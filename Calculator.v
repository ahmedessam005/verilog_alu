==> flow/design.v <==
module HADD(x,y,S,C);
input  x,y;
output  S,C;
assign S= x^y;
assign C=x&y; 
endmodule
module FADD(x,y,cin,sum,cout);  
input   cin,x,y;
output  sum,cout;
wire  w1,w2,w3;
HADD H1(x,y,w1,w2);
HADD H2(w1,cin,sum,w3);
assign cout=w2|w3;
endmodule
module ToEightBitExtender(in_data,sign,out_data);  
input [7:0] in_data;
input  sign;
output reg [7:0] out_data;
integer i;
always @(*) begin
if(in_data[7]==0|in_data[7]==1) out_data=in_data;
   else begin
 casez (in_data)
        8'b1???????: out_data = in_data;                     
        8'b01??????: out_data = {in_data[6:0], 1'b0};        
        8'b001?????: out_data = {in_data[5:0], 2'b0};         
        8'b0001????: out_data = {in_data[4:0], 3'b0};         
        8'b00001???: out_data = {in_data[3:0], 4'b0};        
        8'b000001??: out_data = {in_data[2:0], 5'b0};        
        8'b0000001?: out_data = {in_data[1:0], 6'b0};         
        8'b00000001: out_data = {in_data[0], 7'b0};          
        default: out_data = 8'b0;                             
  endcase
    for (i = 0; i < 8; i = i + 1) begin
        if (out_data[i] === 1'bz)
            out_data[i] = 1'b0;  
    end
end
if (in_data==8'b0) out_data=out_data;
else if(~sign) out_data=~out_data+1;
end
endmodule
module OperatorPlus(ResNum,InpNum,ResSign,InpSign,res,sign_out);  
input [1:0] InpNum;
input [7:0] ResNum;
input ResSign,InpSign;
output [7:0] res;
output sign_out;
wire cout;
wire [7:0] ToNum1,ToNum2,temp_res;
wire [6:0] c;
ToEightBitExtender v1(ResNum,ResSign,ToNum1);
ToEightBitExtender v2(InpNum,InpSign,ToNum2);
FADD f1(ToNum1[0],ToNum2[0],1'b0,temp_res[0],c[0]);
FADD f2(ToNum1[1],ToNum2[1],c[0],temp_res[1],c[1]);
FADD f3(ToNum1[2],ToNum2[2],c[1],temp_res[2],c[2]);
FADD f4(ToNum1[3],ToNum2[3],c[2],temp_res[3],c[3]);
FADD f5(ToNum1[4],ToNum2[4],c[3],temp_res[4],c[4]); 
FADD f6(ToNum1[5],ToNum2[5],c[4],temp_res[5],c[5]);
FADD f7(ToNum1[6],ToNum2[6],c[5],temp_res[6],c[6]);
FADD f8(ToNum1[7],ToNum2[7],c[6],temp_res[7],cout);
assign {res,sign_out}=(InpSign==1&ResSign==1)? {temp_res,1'b1}:(((InpSign==0&ResSign==1)|(InpSign==1&ResSign==0))&cout==0&InpNum!=2'b0&ResNum!=8'b0)?{~temp_res+1'b1,1'b0} :(((InpSign==0&ResSign==1)|(InpSign==1&ResSign==0))&cout==1&InpNum!=2'b0&ResNum!=8'b0)?{temp_res,1'b1}:(InpSign==0&ResSign==0)? {~temp_res+1'b1,1'b0}:(((InpSign==0&ResSign==1)|(InpSign==1&ResSign==0))&InpNum==2'b0)?((ResSign==0)?{~temp_res+1'b1,1'b0}:{temp_res,1'b1}):(ResNum==8'b0)? ((InpSign==0)?{~temp_res+1'b1,1'b0}:{temp_res,1'b1}) :{8'b0,1'b1}; 
endmodule
module OperatorMinus(ResNum,InpNum,ResSign,InpSign,res,sign_out);
input [1:0] InpNum;
input [7:0] ResNum;
input InpSign,ResSign;
output [7:0] res;
output sign_out;
reg MSign1;
always @(*) begin
    if(ResSign==1&InpSign==1&InpNum==2'b0) MSign1=0;
    else MSign1=InpSign;
end
OperatorPlus p(ResNum,InpNum,ResSign,~MSign1,res,sign_out);
endmodule
module binary_to_bcd (binary_in,units,tens,hundreds);
    input [7:0] binary_in;  
    output reg [3:0] units;  
    output reg [3:0] tens;   
    output reg [3:0] hundreds ;
    reg [19:0] shift_register; 
    integer i;
    always @(*) begin
        shift_register = 20'b0;
        shift_register[7:0] = binary_in; 
        for (i = 0; i < 8; i = i + 1) begin
            if (shift_register[19:16] >= 5)
                shift_register[19:16] = shift_register[19:16] + 3; 
            if (shift_register[15:12] >= 5)
                shift_register[15:12] = shift_register[15:12] + 3; 
            if (shift_register[11:8] >= 5)
                shift_register[11:8] = shift_register[11:8] + 3; 
            shift_register = shift_register << 1;
        end
        hundreds = shift_register[19:16];
        tens = shift_register[15:12];
        units = shift_register[11:8];
    end
endmodule
module OperatorMultiply(a,b,sign1,sign2,p,sign_out);
    input [1:0] a;        
    input [6:0] b;         
    input sign1,sign2;           
    output [7:0] p;       
    output sign_out;
    wire [7:0] ToNum2; 
    wire [7:0] mo, me;
    wire [8:0] c;          
    ToEightBitExtender E2 (
        .in_data(b),
        .sign(1'b1),
        .out_data(ToNum2)
    );
    assign mo = ToNum2 & {8{a[0]}};            
    assign me = (ToNum2 & {8{a[1]}}) << 1;     
    FADD F0 (
        .x(mo[0]),
        .y(me[0]),
        .cin(1'b0),
        .sum(p[0]),
        .cout(c[0])
    );
    genvar i;
    generate
        for (i = 1; i < 8; i = i + 1) begin : FADD_loop
            FADD F1 (
                .x(mo[i]),   
                .y(me[i]),    
                .cin(c[i-1]), 
                .sum(p[i]),      
                .cout(c[i])    
            );
        end
    endgenerate
    assign sign_out = (a==2'b0 | b==7'b0)? (1'b1) : ~(sign1 ^ sign2);
endmodule
module OperatorDivision (
    input [7:0] Num,        
    input [1:0] Den, 
    input NumSign,
    input DenSign,      
    output reg [7:0] Division,
    output reg SignOut,
    output reg ZeroFlag 
);
    reg [8:0] Remainder;    
    reg [15:0] N;
    reg[7:0] TempDem;         
    reg [7:0] Diff;
    integer i;   
    wire [7:0]ToNum; 
    ToEightBitExtender T1(Num,1'b1,ToNum);
    always @(*) begin
        N = {8'b0,ToNum[7:0]};
        TempDem={6'b0,Den[1:0]};     
        SignOut= (Num==7'b0 | Den==2'b0) ? 1'b1 :~(NumSign^DenSign);  
        if (Den == 2'b00) begin
            Division = 8'b0;
            ZeroFlag = 1'b1;
        end else begin
          ZeroFlag = 1'b0; end
            for (i = 7; i >= 0; i = i - 1) begin
             N = N << 1;  
            Diff=N[15:8]-TempDem[7:0];
                if (Diff[7]==1'b1) begin
                    Division[i] = 1'b0; 
                end else begin
                    Division[i] = 1'b1;
                     N[15:8]=Diff; 
                end
            end
    end
endmodule
module Manager (
    input [1:0] num1,  
    input [7:0] num2, 
    input sign1, sign2,
    input  [1:0]operation_select,
    output [7:0] result, 
    output sign_out, 
    output reg ZeroFlag
);
    wire [7:0] add_res, sub_res,mul_res,div_res;
    wire add_sign, sub_sign,mul_sign,div_sign;
    OperatorPlus adder (num2,num1,sign2,sign1,add_res,add_sign);
    OperatorMinus subtractor (num2,num1,sign2,sign1,sub_res,sub_sign);
    OperatorMultiply multiplier (
        .a(num1),
        .b(num2),
        .sign1(sign1),
        .sign2(sign2),
        .p(mul_res),
        .sign_out(mul_sign)
    );
OperatorDivision Div( num2,num1,sign2,sign1,div_res,div_sign);
   always@(*)begin
     if(operation_select==2'b10&num1==0 ) ZeroFlag=1'b1;
    else ZeroFlag=1'b0;
    end
    assign result = (operation_select == 2'b00) ? add_res :
                    (operation_select == 2'b01) ? sub_res : (operation_select == 2'b11)?
                     mul_res : (ZeroFlag==1)? 8'b0 : div_res;
    assign sign_out = (operation_select == 2'b00) ? add_sign :
                      (operation_select == 2'b01) ? sub_sign :
                      (operation_select == 2'b11) ? mul_sign : div_sign;
endmodule
module seven_segment (
    input [3:0] inp,
    output reg [6:0] out 
);
    always @(*) begin
        case (inp)
           4'b0000: out=7'b1000000;
           4'b0001: out=7'b1111001;
           4'b0010: out=7'b0100100;
           4'b0011: out=7'b0110000;
           4'b0100: out=7'b0011001;
           4'b0101: out=7'b0010010;
           4'b0110: out=7'b0000010;
           4'b0111: out=7'b1111000;
           4'b1000: out=7'b0000000;
           4'b1001: out=7'b0010000;
           default: out=7'b1000000;
        endcase
    end
endmodule
module seven_segment_Sign (
    input inp,  
    output reg [6:0] out 
);
    always @(*) begin
        if (inp == 1'b0) out = 7'b0111111;
        else out = 7'b1111111;
    end
endmodule
module seven_segment_controller (
    input [7:0] final_result,   
    input [1:0] current_number, 
    output [6:0] seg1,  
    output [6:0] seg2,  
    output [6:0] seg3,  
    output [6:0] seg4  
);
    wire [3:0] result_units, result_tens, result_hundreds;
    wire [7:0] ToNum;
    reg [3:0] ToInp;
    always @(*)
    begin
        ToInp = {2'b0, current_number};
    end
    ToEightBitExtender T1 (final_result,1'b1,ToNum);
    binary_to_bcd bcd_converter (
        .binary_in(ToNum),
        .units(result_units),
        .tens(result_tens),
        .hundreds(result_hundreds)
    );
    seven_segment display1 (.inp(result_units), .out(seg1));
    seven_segment display2 (.inp(result_tens), .out(seg2));
    seven_segment display3 (.inp(result_hundreds), .out(seg3));
    seven_segment display4 (.inp(ToInp), .out(seg4));
endmodule
module Calculator (
    input clk,
    input [1:0] InpNum,        
    input InpSign,            
    input [1:0] OP,            
    output wire [6:0] InpSeg,  
    output reg [6:0] ResSegUnits,  
    output reg [6:0] ResSegTens,  
    output reg [6:0] ResSegHundreds,
    output wire [6:0]SignSeg,
	 output reg [6:0]ResSignSeg,
    output reg ZeroFlag,
    output reg SignFlag,
    output reg zeroResult
);
    reg[1:0] PreOP=2'b00;
    reg[7:0] num2;     
    reg sign2;          
    wire[7:0] manager_result; 
    wire manager_sign_out;     
    wire[6:0] UnitSeg,TenSeg,HundSeg; 
    wire Zero_Flag;
	 wire [6:0] Res_Sign_seg;
    integer counter=0;
    Manager manager_inst (
        .num1(InpNum),
        .num2(num2),
        .sign1(InpSign),
        .sign2(sign2),
        .operation_select(PreOP),
        .result(manager_result),
        .sign_out(manager_sign_out),
        .ZeroFlag(Zero_Flag)
    );
seven_segment_controller ssc (
        .final_result(manager_result),
        .current_number(InpNum),
        .seg1(UnitSeg),
        .seg2(TenSeg),
        .seg3(HundSeg),
        .seg4(InpSeg)
    );
    seven_segment_Sign SS(
        .inp(InpSign),
        .out(SignSeg)
    );
	 seven_segment_Sign CC(
        .inp(manager_sign_out),
        .out(Res_Sign_seg)
    );
   always @(posedge clk) begin
        if(counter==0)begin SignFlag=InpSign;  PreOP=OP; num2=InpNum; sign2=InpSign; counter=counter+1; end
        else if (counter < 4)
        begin           
            ResSegUnits<=UnitSeg;
            ResSegTens<=TenSeg;
            ResSegHundreds<=HundSeg;
            SignFlag<=manager_sign_out;
            num2 <= manager_result;        
            sign2 <= manager_sign_out;  
            PreOP<=OP;   
            ZeroFlag<=Zero_Flag;
				ResSignSeg<=Res_Sign_seg;
            if(num2==8'b0) zeroResult=1; else zeroResult=0;
            counter <= counter + 1;         
        end 
        else if (counter == 4)
        begin
            ResSegUnits<=UnitSeg;
            ResSegTens<=TenSeg;
            ResSegHundreds<=HundSeg;
            SignFlag<=manager_sign_out;
            ZeroFlag<=Zero_Flag;
				ResSignSeg<=Res_Sign_seg;
             if(num2==8'b0) zeroResult=1; else zeroResult=0;
            counter <= counter+1;
        end
   end
endmodule
-- Reports on Calculator
What the tools print for Calculator, step after step.
Line numbers count from 1 in the design file above.
Cell names lack the library's common part.
Not given: -
- top: Calculator
- clock: clk
- cell library: sky130hd
- library corner: tt_025C_1v80

-- Word-level counts
Yosys after proc, flatten, opt, wreduce and memory -nomap, before mapping. Memory bits, and registers merged into a memory's read port (data or address), are not among the register bits. Print and check cells are not counted.
Memory sizes are those after Yosys's memory passes, which may raise the word count (mostly to a power of two), join words into wider ones and drop unused or constant bits.
- equal/unequal tests: 4
- noted multiplexer cells: 93
- reduce/logical cells at 12
- $add $sub $neg: 31
- order comparisons: 19
- bitwise operators at 145
- operators by type and width (operator ; count):
    two-way mux 9 bit ; 16
    two-way mux 7 bit ; 17
    two-way mux 32 bit ; 3
    two-way mux 8 bit ; 10
    AND 1 bit ; 65
    >= comparator 4 x 3 -> 1 bit with constant B ; 15
    subtractor 8 x 2 -> 8 bit ; 7
    two-way mux 4 bit ; 12
    bitwise XOR 1 bit ; 44
    adder 4 x 2 -> 4 bit with constant B ; 11
    adder 32 x 2 -> 32 bit with constant B ; 1
    < comparator 32 x 4 -> 1 bit with constant B ; 1
    == test 32 x 4 -> 1 bit with constant B ; 1
    logical NOT 32 bit ; 1
    adder 8 x 1 -> 8 bit with constant B ; 4
    two-way mux 1 bit ; 25
    inverter 8 bit ; 3
    bitwise OR 1 bit ; 23
    two-way mux 3 bit ; 6
    logical NOT 8 bit ; 2
    adder 3 x 2 -> 3 bit with constant B ; 4
    inverter 2 -> 8 bit ; 1
    AND 7 x 8 -> 8 bit ; 1
    nonzero test 8 bit ; 1
    two-way mux 2 bit ; 4
    inverter 1 bit ; 7
    AND 7 bit ; 1
    logical NOT 7 bit ; 1
Other operator kinds: 11; their cells: 17.
- elaborated cells: 320
- ROM bits at 448
- memory cells: 4
- bits of input ports: 6
- flip-flop bits (word level) at 74
- memories (memory ; words ; bits a word ; rd ports ; wr ports ; line ; source):
    (no name shown) ; 16 ; 7 ; 1 ; 0 ; 213 ; case (inp)
    (no name shown) ; 16 ; 7 ; 1 ; 0 ; 213 ;
    (no name shown) ; 16 ; 7 ; 1 ; 0 ; 213 ;
    (no name shown) ; 16 ; 7 ; 1 ; 0 ; 213 ;

-- Longest topological paths
Depth = most cells in a row (Yosys ltp): at word level without a register or memory, in the mapped netlist without a sequential cell, where the memories' decode and read muxes count.
- noted depth in word-level cells: 44
- noted ABC_AREA: 0
- noted gate-level depth with buffers: 61
- depth with buffers taken out at 59

-- Synthesis result
Source: synth_stat.txt of the flow (Yosys; design flattened, memories mapped). It holds for the ABC_AREA given above (unset counts as 0); a run with the other value may have another netlist.
Totals and module areas in this step are rounded.
- synthesis area at 8450 µm²
- sequential part of the area at 1920 µm²
- noted flip-flops: 66
- noted buffers: 43
- mapped cells: 978
- cells by type (cell ; count):
    edfxtp_1 ; 60
    ha_1 ; 64
    fa_1 ; 25
    inv_1 ; 92
    nand2_1 ; 82
    xnor2_1 ; 35
    nor2_1 ; 81
    mux2i_1 ; 22
    a21oi_1 ; 42
    o21ai_0 ; 30
    nand3_1 ; 29
    buf_4 ; 19
    nor3_1 ; 28
    dfxtp_1 ; 6
    nor2b_1 ; 19
    a31oi_1 ; 17
    nand2b_1 ; 17
    o211ai_1 ; 14
Other cell types: 83; their cells: 296.
The figures by module come from a second, unflattened synthesis with its own total; it is not the netlist above.
- cell total of the unflattened synthesis: 1204
- area total of the unflattened synthesis at 10600 µm²
Each row is one instance without its submodules.
- by module (module ; area (µm²) ; instances ; cells):
    Calculator ; 3100 ; 1 ; 207
    OperatorDivision ; 1990 ; 1 ; 259
    ToEightBitExtender ; 216 ; 7 ; 31
    binary_to_bcd ; 1110 ; 1 ; 161
    OperatorPlus ; 415 ; 2 ; 54
    seven_segment ; 184 ; 4 ; 24
    HADD ; 12.5 ; 48 ; 1
    Manager ; 335 ; 1 ; 43
    FADD ; 6.3 ; 24 ; 1
    OperatorMultiply ; 133 ; 1 ; 21
    seven_segment_Sign ; 56.3 ; 2 ; 8
    OperatorMinus ; 16.3 ; 1 ; 2
    seven_segment_controller ; 7.5 ; 1 ; 2

-- Timing after synthesis
OpenSTA on the mapped netlist: ideal clock, no wires. The path of least setup slack (recovery checks aside). Input and output delay are each 20% of the period. Register names are those of the netlist, which keeps one name where synthesis merged equal registers.
- kind: input to register
- start: input InpNum[1]
- end: register ResSegUnits[6]
- arrival at 14252 ps
- path slack: 117 ps
- noted setup time: 131 ps
- delay of the path at 11483 ps
- noted launch time at the first pin: 2900 ps
- noted period: 14500 ps
- stages: 57
- synthesis period reached: 14383 ps
"delay of the path" is the arrival time less input delay plus setup time.
"stages" counts driving pins, that of a launching flip-flop among them; a cell with two outputs on the path counts twice.
"synthesis period reached" = period - worst setup slack (recovery checks aside). The figure is calculated, with input and output delays left at 20% of the set period.
The rows between start and end are the longest chain of elaborated cells between them; the timing report does not say that the signal goes this way. Where chains are equally long, one stands for them.
Each line given opens the expression or statement behind the cell; cells for indexed reads and writes are added by Yosys, which also makes memories of some case tables.
A memory read counts as a cell of the chain, while the word-level depth stops at memories.
- cells stage by stage: clkbuf_1 > inv_1 > ha_1 > and2_1 > nor2_1 > ha_1 > nor2b_1 > or3_1 > buf_6 > nor2_1 > a21oi_1 > ha_1 > nor2b_1 > a211oi_2 > mux2i_4 > mux2i_1 > ha_1 > a21o_1 > [21 not listed] > ha_1 > a21o_1 > a31oi_4 > and4_1 > o21ai_0 > o31a_1 > ha_1 > nor2b_1 > nor3_1 > o2111a_1 > nand4_1 > and3_2 > inv_2 > ha_1 > inv_1 > and3_1 > a211o_1 > nand2_1
- length of the longest elaborated chain: 47
- elaborated cells between the ends (all ways): 210
- classes of those cells: add/sub (18); compare (7); mux (50); logic (131); reduce/logical (3); memory (1)
- ends and longest elaborated chain, post-synthesis (item ; line ; source):
    start: declaration ; 266 ; input [1:0] InpNum,
    logical NOT 2 bit ; 72 ; if(ResSign==1&InpSign==1&InpNum==2'b0) MSign1=0;
    AND 1 bit ; 72 ;
    two-way mux 1 bit ; 72 ;
    two-way mux 8 bit ; 40 ; else if(~sign) out_data=~out_data+1;
    two-way mux 8 bit ; 39 ; if (in_data==8'b0) out_data=out_data;
    bitwise XOR 1 bit ; 4 ; assign S= x^y;
    AND 1 bit ; 5 ; assign C=x&y;
    [33 not listed] ; - ;
    >= comparator 4 x 3 -> 1 bit ; 92 ; if (shift_register[11:8] >= 5)
    two-way mux 4 bit ; 92 ;
    >= comparator 4 x 3 -> 1 bit ; 92 ;
    two-way mux 4 bit ; 92 ;
    memory (16 x 7 bit) ; 213 ; case (inp)
    two-way mux 7 bit ; 330 ; else if (counter == 4)
    two-way mux 7 bit ; 316 ; else if (counter < 4)
    end: assignment ; 318 ; ResSegUnits<=UnitSeg;
    end: assignment ; 332 ; ResSegUnits<=UnitSeg;
    end: declaration ; 270 ; output reg [6:0] ResSegUnits,

-- Worst path after layout
From the final timing report of job 1: the path of least setup slack in the routed layout; clock arrival at registers is part of the times.
The path's times are printed in steps of 10 ps; the period is the one set.
- kind: input to register
- start: input InpNum[1]
- end: register ResSegUnits[6]
- arrival at 18920 ps
- stages: 55
- noted launch time at the first pin: 5180 ps
- noted setup time: 120 ps
- path slack: 7190 ps
- noted period: 25900 ps
The rows between start and end are the longest chain of elaborated cells between them; the timing report does not say that the signal goes this way. Where chains are equally long, one stands for them.
A memory read counts as a cell of the chain, while the word-level depth stops at memories.
- cells stage by stage: clkdlybuf4s50_1 > inv_1 > buf_4 > ha_1 > and2_1 > nor2_1 > ha_1 > nor2b_1 > or3_1 > nor2_1 > a21oi_1 > ha_1 > nor2b_1 > a211oi_2 > mux2i_4 > mux2i_1 > ha_1 > a21o_1 > [19 not listed] > inv_1 > ha_1 > a21o_1 > a31oi_4 > a31oi_1 > o31a_1 > ha_1 > nor2b_1 > nor3_1 > o2111a_1 > nand4_1 > and3_2 > inv_2 > ha_1 > inv_1 > and3_1 > a211o_1 > nand2_1
- length of the longest elaborated chain: 47
- elaborated cells between the ends (all ways): 210
- classes of those cells: add/sub (18); compare (7); mux (50); logic (131); reduce/logical (3); memory (1)
- ends and longest elaborated chain, post-layout (item ; line ; source):
    start: declaration ; 266 ; input [1:0] InpNum,
    logical NOT 2 bit ; 72 ; if(ResSign==1&InpSign==1&InpNum==2'b0) MSign1=0;
    AND 1 bit ; 72 ;
    two-way mux 1 bit ; 72 ;
    two-way mux 8 bit ; 40 ; else if(~sign) out_data=~out_data+1;
    two-way mux 8 bit ; 39 ; if (in_data==8'b0) out_data=out_data;
    bitwise XOR 1 bit ; 4 ; assign S= x^y;
    AND 1 bit ; 5 ; assign C=x&y;
    [33 not listed] ; - ;
    >= comparator 4 x 3 -> 1 bit ; 92 ; if (shift_register[11:8] >= 5)
    two-way mux 4 bit ; 92 ;
    >= comparator 4 x 3 -> 1 bit ; 92 ;
    two-way mux 4 bit ; 92 ;
    memory (16 x 7 bit) ; 213 ; case (inp)
    two-way mux 7 bit ; 330 ; else if (counter == 4)
    two-way mux 7 bit ; 316 ; else if (counter < 4)
    end: assignment ; 318 ; ResSegUnits<=UnitSeg;
    end: assignment ; 332 ; ResSegUnits<=UnitSeg;
    end: declaration ; 270 ; output reg [6:0] ResSegUnits,

==> results <==
Measured results for Calculator: 2 stored runs of the Yosys and OpenROAD flow on sky130hd. The settings differ; the order carries no meaning. The constraints put input and output delay at 20% of the set period each and load the outputs with 0.01 pF.
"period achieved": clock period set for the run, less the worst setup slack. It is reckoned from that one timing run; input and output delays stay at 20% of the period that was set.
"allowed time less slack (worst setup path)": the worst setup path's part of the clock period (all of it between registers, 20% less for each end at a port) less its slack. A launch clock that arrives late makes it longer, a capture clock that arrives late makes it shorter.
"total power of the final layout" rests on the timing tool's default activity at the inputs, not on a simulated workload.
"allowed time less slack (worst setup path)" is known to 10 ps.
Measured values are rounded.

Job 1
Settings were period_ns = 25.9; CAP_MARGIN = 20; CORE_MARGIN = 2; CORE_UTILIZATION = 40; SLEW_MARGIN = 20
- synthesized cell area at 8450 µm²
- die footprint at 22300 µm²
- standard-cell area of the final layout: 9330 µm²
- final design utilization at 0.447
- noted the setup slack of the worst path: 7190 ps
- total negative slack at 0 ps
- noted the smallest hold slack: 612 ps
- noted the total power of the final layout: 0.641 mW
- period achieved at 18715 ps
- allowed time less slack (worst setup path): 13530 ps
- worst setup path type: input to register

Job 2
Settings were period_ns = 14.8; CORE_UTILIZATION = 40; PLACE_DENSITY_LB_ADDON = 0.18; CELL_PAD_IN_SITES_DETAIL_PLACEMENT = 0; TNS_END_PERCENT = 30; CTS_CLUSTER_DIAMETER = 142; CAP_MARGIN = 20; CORE_MARGIN = 2; SLEW_MARGIN = 20
- synthesized cell area at 8450 µm²
- die footprint at 22300 µm²
- standard-cell area of the final layout: 9500 µm²
- final design utilization at 0.455
- noted the setup slack of the worst path: 762 ps
- total negative slack at 0 ps
- noted the smallest hold slack: 609 ps
- noted the total power of the final layout: 1.09 mW
- period achieved at 14038 ps
- allowed time less slack (worst setup path): 11080 ps
- worst setup path type: input to register
